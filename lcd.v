==> flow/design.v <==
module lcd (
    input [2:0] opcode,
    input [2:0] estadoCpu,
    input clk,
    output reg EN, RW, RS,
    output reg [7:0] data
);
    parameter SHOW = 3'b101;
    parameter OFF = 3'b000;
    parameter STORE = 3'b110;
    parameter LOAD = 3'b000,
              ADD = 3'b001,
              ADDI = 3'b010,
              SUB = 3'b011,
              SUBI = 3'b100,
              MUL = 3'b101,
              CLEAR = 3'b110,
              DISPLAY = 3'b111;
    parameter MS = 50_000;
    parameter WRITE = 0, WAIT = 1;
    reg state = WRITE;
    reg [7:0] instructions = 0;
    reg [31:0] counter = 0;
    reg [7:0] d_milhar, milhar, centena, dezena, unidade, dm, m, c, d, u;
    reg sinal;
    reg [3:0] reg1 = 4'b0001; 
	 reg [3:0] reg2 = 4'b0010;
	 reg [3:0] reg3 = 4'b0011;
    reg [15:0] result = 16'b1000010001010011;
    initial begin
        d_milhar = 0;
        milhar = 0; 
        centena = 0; 
        dezena = 0; 
        unidade = 0;
        sinal = 0;
        EN = 0;
        RW = 0;
        RS = 0;
        data = 0;
    end
    always @(posedge clk) begin
        if (estadoCpu == OFF) begin 
            case(state)
                WRITE: begin
                    if(counter == MS - 1) begin
                        counter <= 0;
                        state <= WAIT;
                    end
                    else counter <= counter + 1;
                end
                WAIT : begin
                    if(counter == MS - 1) begin
                        counter <= 0;
                        state <= WRITE;
                        if (instructions <=  1) instructions <= instructions + 1;
						else begin 
                            instructions <= 0; 
                        end
                    end
                    else counter <= counter + 1;
                end
                default: begin end
            endcase
        end
        else if (estadoCpu == SHOW) begin
            case(state)
                WRITE: begin
                    if(counter == MS - 1) begin
                        counter <= 0;
                        state <= WAIT;
                    end
                    else counter <= counter + 1;
                end
                WAIT: begin
                    if(counter == MS - 1) begin
                        counter <= 0;
                        state <= WRITE;
                        if (instructions < 39) instructions <= instructions + 1;
                        else begin 
                            instructions <= 0;
                            end
                    end
                    else counter <= counter + 1;
                end
                default: begin end
            endcase
        end
    end
    always @(posedge clk) begin
            if (estadoCpu == OFF) begin 
                case (state)
                    WRITE: EN <= 1;
                    WAIT: EN <= 0;
                    default: EN <= EN;
                endcase
                case (instructions) 
                    1: begin data <= 8'h08; RS <= 0; end  
                endcase
            end
            else if (estadoCpu == SHOW) begin
                case (state)
                    WRITE: EN <= 1;
                    WAIT: EN <= 0;
                    default: EN <= EN;
                endcase
                    unidade <= result[14:0] % 10;              
                    dezena <= (result[14:0] / 10) % 10;        
                    centena <= (result[14:0] / 100) % 10;      
                    milhar <= (result[14:0] / 1000) % 10;      
                    d_milhar <= (result[14:0] / 10000) % 10;   
                    sinal <= result[15];                       
                    case (instructions)
                        1: begin data <= 8'h38; RS <= 0; end  
                        2: begin data <= 8'h0E; RS <= 0; end  
                        3: begin data <= 8'h01; RS <= 0; end  
                        4: begin data <= 8'h02; RS <= 0; end  
                        5: begin data <= 8'h06; RS <= 0; end  
                        6: begin 
                            if (opcode == ADDI || opcode == ADD) begin data <= 8'h41; RS <= 1; end  
                            else if (opcode == SUBI || opcode == SUB) begin data <= 8'h53; RS <= 1; end  
                            else if (opcode == MUL) begin data <= 8'h4D; RS <= 1; end  
                            else if (opcode == DISPLAY) begin data <= 8'h44; RS <= 1; end  
                            else if (opcode == CLEAR) begin data <= 8'h43; RS <= 1; end    
                            else if (opcode == LOAD) begin data <= 8'h20; RS <= 1; end    
                        end 
                        7: begin 
                            if (opcode == ADDI || opcode == ADD) begin data <= 8'h44; RS <= 1; end  
                            else if (opcode == SUBI || opcode == SUB || opcode == MUL) begin data <= 8'h55; RS <= 1; end  
                            else if (opcode == DISPLAY) begin data <= 8'h50; RS <= 1; end  
                            else if (opcode == CLEAR) begin data <= 8'h4C; RS <= 1; end  
                                    else if (opcode == LOAD) begin data <= 8'h20; RS <= 1; end    
                        end
                        8:  begin 
                            if (opcode == ADDI || opcode == ADD) begin data <= 8'h44; RS <= 1; end  
                            else if (opcode == SUB || opcode == SUBI) begin data <= 8'h42; RS <= 1; end  
                            else if (opcode == MUL || opcode == DISPLAY) begin data <= 8'h4C; RS <= 1; end  
                            else if (opcode == CLEAR) begin data <= 8'h45; RS <= 1; end  
                                    else if (opcode == LOAD) begin data <= 8'h20; RS <= 1; end    
                        end
                        9: begin 
                            if (opcode == ADDI || opcode == SUBI) begin data <= 8'h49; RS <= 1; end    
                            else if (opcode == CLEAR) begin data <= 8'h41; RS <= 1; end  
                                    else if (opcode == LOAD) begin data <= 8'h20; RS <= 1; end    
                            else begin data <= 8'h20; RS <= 1; end                                     
                        end
                        10: begin
                            if(opcode == CLEAR) begin data <= 8'h52; RS <= 1; end  
                                    else if (opcode == LOAD) begin data <= 8'h20; RS <= 1; end    
                            else begin data <= 8'h20; RS <= 1; end  
                        end
                        11: begin data <= 8'h20; RS <= 1; end  
                        12: begin data <= 8'h20; RS <= 1; end  
                        13: begin data <= 8'h20; RS <= 1; end  
                        14: begin data <= 8'h20; RS <= 1; end  
                        15: begin data <= 8'h20; RS <= 1; end  
                        16: begin 
                            if (opcode == CLEAR || opcode == LOAD) begin data <= 8'h20; RS <= 1; end  
                            else begin data <= 8'h5B; RS <= 1; end  
                        end
                        17: begin 
                            if (opcode == ADD || opcode == SUB) begin
                                data <= reg3[3]?8'h31 : 8'h30; RS <= 1;
                            end
                            else if (opcode == ADDI || opcode == SUBI || opcode == MUL) begin 
                                data <= reg2[3]?8'h31 : 8'h30; RS <= 1;
                            end
                            else if (opcode == DISPLAY) begin
                                data <= reg1[3]?8'h31 : 8'h30; RS <= 1;
                            end
                            else if (opcode == CLEAR || opcode == LOAD) begin 
                                data <= 8'h20; RS <= 1;      
                            end 
                        end
                        18: begin
                            if (opcode == ADD || opcode == SUB) begin
                                data <= reg3[2]?8'h31 : 8'h30; RS <= 1;
                            end
                            else if (opcode == ADDI || opcode == SUBI || opcode == MUL) begin 
                                data <= reg2[2]?8'h31 : 8'h30; RS <= 1;
                            end
                            else if (opcode == DISPLAY) begin
                                data <= reg1[2]?8'h31 : 8'h30; RS <= 1;
                            end
                            else if (opcode == CLEAR || opcode == LOAD) begin 
                                data <= 8'h20; RS <= 1;      
                            end 
                        end
                        19: begin 
                            if (opcode == ADD || opcode == SUB) begin
                                data <= reg3[1]?8'h31 : 8'h30; RS <= 1;
                            end
                            else if (opcode == ADDI || opcode == SUBI || opcode == MUL) begin 
                                data <= reg2[1]?8'h31 : 8'h30; RS <= 1;
                            end
                            else if (opcode == DISPLAY) begin
                                data <= reg1[1]?8'h31 : 8'h30; RS <= 1;
                            end
                            else if (opcode == CLEAR || opcode == LOAD) begin 
                                data <= 8'h20; RS <= 1;      
                            end 
                        end
                        20: begin 
                            if (opcode == ADD || opcode == SUB) begin
                                data <= reg3[0]?8'h31 : 8'h30; RS <= 1;
                            end
                            else if (opcode == ADDI || opcode == SUBI || opcode == MUL) begin 
                                data <= reg2[0]?8'h31 : 8'h30; RS <= 1;
                            end
                            else if (opcode == DISPLAY) begin
                                data <= reg1[0]?8'h31 : 8'h30; RS <= 1;
                            end
                            else if (opcode == CLEAR || opcode == LOAD) begin 
                                data <= 8'h20; RS <= 1;      
                            end 
                        end
                        21: begin 
                            if (opcode == CLEAR || opcode == LOAD) begin data <= 8'h20; RS <= 1; end  
                            else begin data <= 8'h5D; RS <= 1; end  
                        end
                        22: begin data <= 8'hC0; RS <= 0; end 
                        23: begin data <= 8'h20; RS <= 1; end  
                        24: begin data <= 8'h20; RS <= 1; end  
                        25: begin data <= 8'h20; RS <= 1; end  
                        26: begin data <= 8'h20; RS <= 1; end  
                        27: begin data <= 8'h20; RS <= 1; end  
                        28: begin data <= 8'h20; RS <= 1; end  
                        29: begin data <= 8'h20; RS <= 1; end  
                        30: begin data <= 8'h20; RS <= 1; end  
                        31: begin data <= 8'h20; RS <= 1; end  
                        32: begin data <= 8'h20; RS <= 1; end  
                        33: begin 
                            if (opcode == CLEAR || opcode == LOAD) begin data <= 8'h20; RS <= 1; end  
                            else begin
                                if (sinal == 0) begin  data <= 8'h2B; RS <= 1; end        
                                else begin data <= 8'h2D; RS <= 1; end                    
                            end
                        end
                        34: begin 
                            if (opcode == CLEAR || opcode == LOAD) begin data <= 8'h20; RS <= 1; end  
                            else begin data <= 8'h30 + d_milhar; RS <= 1; end
                        end
                        35: begin 
                            if (opcode == CLEAR || opcode == LOAD) begin data <= 8'h20; RS <= 1; end  
                            else begin data <= 8'h30 + milhar; RS <= 1; end
                        end
                        36: begin 
                            if (opcode == CLEAR || opcode == LOAD) begin data <= 8'h20; RS <= 1; end  
                            else begin data <= 8'h30 + centena; RS <= 1; end
                        end
                        37: begin 
                            if (opcode == CLEAR || opcode == LOAD) begin data <= 8'h20; RS <= 1; end  
                            else begin data <= 8'h30 + dezena; RS <= 1; end
                        end
                        38: begin 
                            if (opcode == CLEAR || opcode == LOAD) begin data <= 8'h20; RS <= 1; end  
                            else begin data <= 8'h30 + unidade; RS <= 1; end
                        end
                    endcase                
            end
    end
endmodule
# Tool chain data of lcd

Tool output for the design above, in the order of the flow.
Line numbers count from 1 in the design file above.
Operators carry their Yosys type and port widths (W data, S select, Z words).
Not given: n/a

Top module: lcd
Clock: clk
Standard-cell library: sky130hd
Corner: tt_025C_1v80

# Word-level counts

Counts by Yosys on the flattened word-level netlist (proc, flatten, opt, wreduce; memories kept). Register bits leave out memories and registers merged into their read ports (data or address). Print and check cells are left out.

Register bits after elaboration: 53
Bits of input ports: 7
Output and inout port bits: 11
Cells after elaboration: 168

Add/sub/neg operators: 4
Magnitude comparators: 2
Equal/unequal tests: 53
Multiplexer cells: 75
Bitwise operators: 2
Reductions and logical operators: 24

Operators with widths:

| kind                    | count |
| $mux W8                 | 34 |
| $pmux W8 S21            | 1 |
| $eq A8 B5 Y1 const B    | 16 |
| $mux W32                | 3 |
| $eq A8 B4 Y1 const B    | 8 |
| $eq A8 B6 Y1 const B    | 7 |
| $mux W7                 | 7 |
| $add A32 B1 Y32 const B | 1 |
| $eq A32 B16 Y1 const B  | 1 |
| $eq A8 B3 Y1 const B    | 4 |
| $reduce_or A25 Y1       | 1 |
| $reduce_bool A24 Y1     | 1 |
| $mux W1                 | 24 |
| $eq A8 B2 Y1 const B    | 2 |
| $reduce_or A15 Y1       | 1 |
| $eq A3 B3 Y1 const B    | 5 |
| $reduce_bool A10 Y1     | 1 |
| $logic_or A1 B1 Y1      | 8 |
| $ne A2 B2 Y1 const B    | 4 |
| $add A8 B1 Y8 const B   | 1 |
| $le A8 B1 Y1 const B    | 1 |
| $eq A8 B1 Y1 const B    | 1 |
| $lt A8 B6 Y1 const B    | 1 |
| $add A6 B1 Y7 const A   | 1 |
| $add A6 B3 Y7 const A   | 1 |
| $ne A7 B3 Y1 const B    | 1 |
| $reduce_or A2 Y1        | 3 |
| $eq A3 B2 Y1 const B    | 2 |

Other operator kinds: 16; their cells: 19.

# Logic depth

Depth = most cells in a row (Yosys ltp): at word level without a register or memory, in the mapped netlist without a sequential cell, where the memories' decode and read muxes count.

Depth in word-level cells: 10
ABC_AREA: 0
Mapped depth: 9
Mapped depth without buffers: 7

# Mapped cells and area

The flow's flattened synthesis, as Yosys stat reports it; memories are mapped. The netlist is that of the ABC_AREA named above (0 if unset); the other value can give another one.
The area totals of this step are shown rounded.

Standard cells after synthesis: 368
Cell area after synthesis: 3600 µm²
Flip-flops: 52
Buffers: 25

Cells by type:

| cell                      | count | total area (µm²) |
| sky130_fd_sc_hd__edfxtp_1 | 52    | 1.56E+03 |
| sky130_fd_sc_hd__xnor2_1  | 24    | 210.202 |
| sky130_fd_sc_hd__nand3_1  | 23    | 115.11 |
| sky130_fd_sc_hd__nand2_1  | 27    | 101.347 |
| sky130_fd_sc_hd__nor2_1   | 26    | 97.594 |
| sky130_fd_sc_hd__xor2_1   | 11    | 96.342 |
| sky130_fd_sc_hd__o21ai_0  | 16    | 80.077 |
| sky130_fd_sc_hd__ha_1     | 6     | 75.072 |
| sky130_fd_sc_hd__a21oi_1  | 14    | 70.067 |
| sky130_fd_sc_hd__nand4_1  | 10    | 62.56 |
| sky130_fd_sc_hd__and3_1   | 9     | 56.304 |
| sky130_fd_sc_hd__clkbuf_1 | 14    | 52.55 |
| sky130_fd_sc_hd__nor2b_1  | 8     | 50.048 |
| sky130_fd_sc_hd__nor3_1   | 9     | 45.043 |
| sky130_fd_sc_hd__a31oi_1  | 7     | 43.792 |
| sky130_fd_sc_hd__and4_1   | 5     | 43.792 |
| sky130_fd_sc_hd__nor4_1   | 7     | 43.792 |
| sky130_fd_sc_hd__inv_1    | 11    | 41.29 |

Not listed: further types 44, cells in them 89.

# Worst setup path after synthesis

Source: OpenSTA report_checks on the synthesized netlist (no wires, ideal clock, input and output delay 20% of the period each), path of least setup slack; recovery checks are left aside. Register names are those of the netlist, which keeps one name where synthesis merged equal registers.

Path type: input-to-reg
Start point: in estadoCpu[0]
End point: reg data[0]
Clock period: 5310 ps
External input delay: 1062 ps
Setup time: 375 ps
Time at the first pin: 1062 ps
Arrival time: 4317 ps
Required time: 4935 ps
Path slack: 617 ps
Delay of the path: 3630 ps
Stages: 3
Period reached after synthesis: 4693 ps

"delay of the path" = arrival - input delay + setup time.
"stages" counts driving pins, that of a launching flip-flop among them; a cell with two outputs on the path counts twice.
"period reached after synthesis" is the clock period less the worst setup slack; recovery checks do not enter. This is arithmetic on one report: input and output delays are still those of the set period (20% each).
Between the ends stands the longest chain of elaborated cells between them, by number of cells; it is not shown to be the way that was timed. Of several equally long chains one is given.
Each line given opens the expression or statement behind the cell; cells for indexed reads and writes are added by Yosys, which also makes memories of some case tables.
A register here has more assigning lines than the two given.
Only ways into the end's enable, where the timed path ends, are counted here.

Cells stage by stage: sky130_fd_sc_hd__nand2_1 > sky130_fd_sc_hd__o21ai_0 > sky130_fd_sc_hd__a21boi_1
Length of the longest elaborated chain: 3

Ends and longest elaborated chain, post-synthesis:

| item              | RTL line | RTL |
| start, declared   | 3        | `input [2:0] estadoCpu,` |
| $logic_not A3 Y1  | 91       | `if (estadoCpu == OFF) begin` |
| $ne A2 B1 Y1      | n/a      |  |
| $reduce_and A3 Y1 | n/a      |  |
| end, assigned     | 98       | `1: begin data <= 8'h08; RS <= 0; end` |
| end, assigned     | 114      | `1: begin data <= 8'h38; RS <= 0; end` |
| end, declared     | 6        | `output reg [7:0] data` |

# Path in the finished layout

Path of least setup slack in the final report of record 1 (OpenROAD, finished layout, wires in). Where an end is a register, its clock arrival counts in the times.
The report prints the path's times to 10 ps; the period is as set.

Path type: input-to-reg
Start point: in estadoCpu[1]
End point: reg data[5]
Clock period: 6140 ps
External input delay: 1230 ps
Setup time: 360 ps
Time at the first pin: 1230 ps
Arrival time: 3430 ps
Required time: 6060 ps
Path slack: 2630 ps
Stages: 5

Between the ends stands the longest chain of elaborated cells between them, by number of cells; it is not shown to be the way that was timed. Of several equally long chains one is given.
A register here has more assigning lines than the two given.
Only ways into the end's enable, where the timed path ends, are counted here.

Cells stage by stage: sky130_fd_sc_hd__clkdlybuf4s50_1 > sky130_fd_sc_hd__or3_1 > sky130_fd_sc_hd__o21ai_4 > sky130_fd_sc_hd__buf_4 > sky130_fd_sc_hd__a21boi_1
Length of the longest elaborated chain: 3

Ends and longest elaborated chain, post-layout:

| item              | RTL line | RTL |
| start, declared   | 3        | `input [2:0] estadoCpu,` |
| $logic_not A3 Y1  | 91       | `if (estadoCpu == OFF) begin` |
| $ne A2 B1 Y1      | n/a      |  |
| $reduce_and A3 Y1 | n/a      |  |
| end, assigned     | 98       | `1: begin data <= 8'h08; RS <= 0; end` |
| end, assigned     | 114      | `1: begin data <= 8'h38; RS <= 0; end` |
| end, declared     | 6        | `output reg [7:0] data` |

Subject: lcd on sky130hd, stored results

Hello all,

Stored flow runs of lcd (2 of them; Yosys, OpenROAD, sky130hd). They differ in their settings and are not a sequence. Constraints: input delay and output delay 20% of the set period each, output load 0.01 pF.
"clock period reached" is the run's clock period less its worst setup slack. It is reckoned from that one timing run; input and output delays stay at 20% of the period that was set.
"time used up by the worst setup path": the worst setup path's part of the clock period (all of it between registers, 20% less for each end at a port) less its slack. A launch clock that arrives late makes it longer, a capture clock that arrives late makes it shorter.
"total power after layout" is the tool's figure for a default switching activity; nothing was simulated.
"time used up by the worst setup path" is known to 10 ps.
The results are shown rounded.
Among the settings, -- means not set for that run.

| setting or result                         | record 1     | record 2   |
| period_ns                                 | 6.14         | 4.23       |
| CORE_UTILIZATION                          | 18           | 63         |
| SETUP_SLACK_MARGIN                        | 0.71         | --         |
| PLACE_DENSITY                             | 0.73         | --         |
| CAP_MARGIN                                | 35           | 20         |
| SLEW_MARGIN                               | 15           | 20         |
| CORE_MARGIN                               | 2            | 2          |
| PLACE_DENSITY_LB_ADDON                    | --           | 0.18       |
| CORE_ASPECT_RATIO                         | --           | 1.75       |
| CELL_PAD_IN_SITES_GLOBAL_PLACEMENT        | --           | 0          |
| CELL_PAD_IN_SITES_DETAIL_PLACEMENT        | --           | 0          |
| TNS_END_PERCENT                           | --           | 50         |
| GPL_TIMING_DRIVEN                         | --           | 1          |
| CTS_CLUSTER_DIAMETER                      | --           | 240        |
| time used up by the worst setup path (ps) | 2290         | 3060       |
| worst setup path type                     | input-to-reg | reg-to-reg |
| post-layout utilization (%)               | 21           | 69         |
| post-route setup TNS (ps)                 | 0            | 0          |
| setup slack of the worst path (ps)        | 2600         | 1200       |
| post-synthesis cell area (µm²)            | 3600         | 3600       |
| total power after layout (W)              | 0.00078      | 0.00094    |
| clock period reached (ps)                 | 3513         | 3060       |
| worst hold slack (ps)                     | 590          | 590        |
| std-cell area (final layout) (µm²)        | 4100         | 3800       |
| area of the die (µm²)                     | 21000        | 6300       |

Thanks
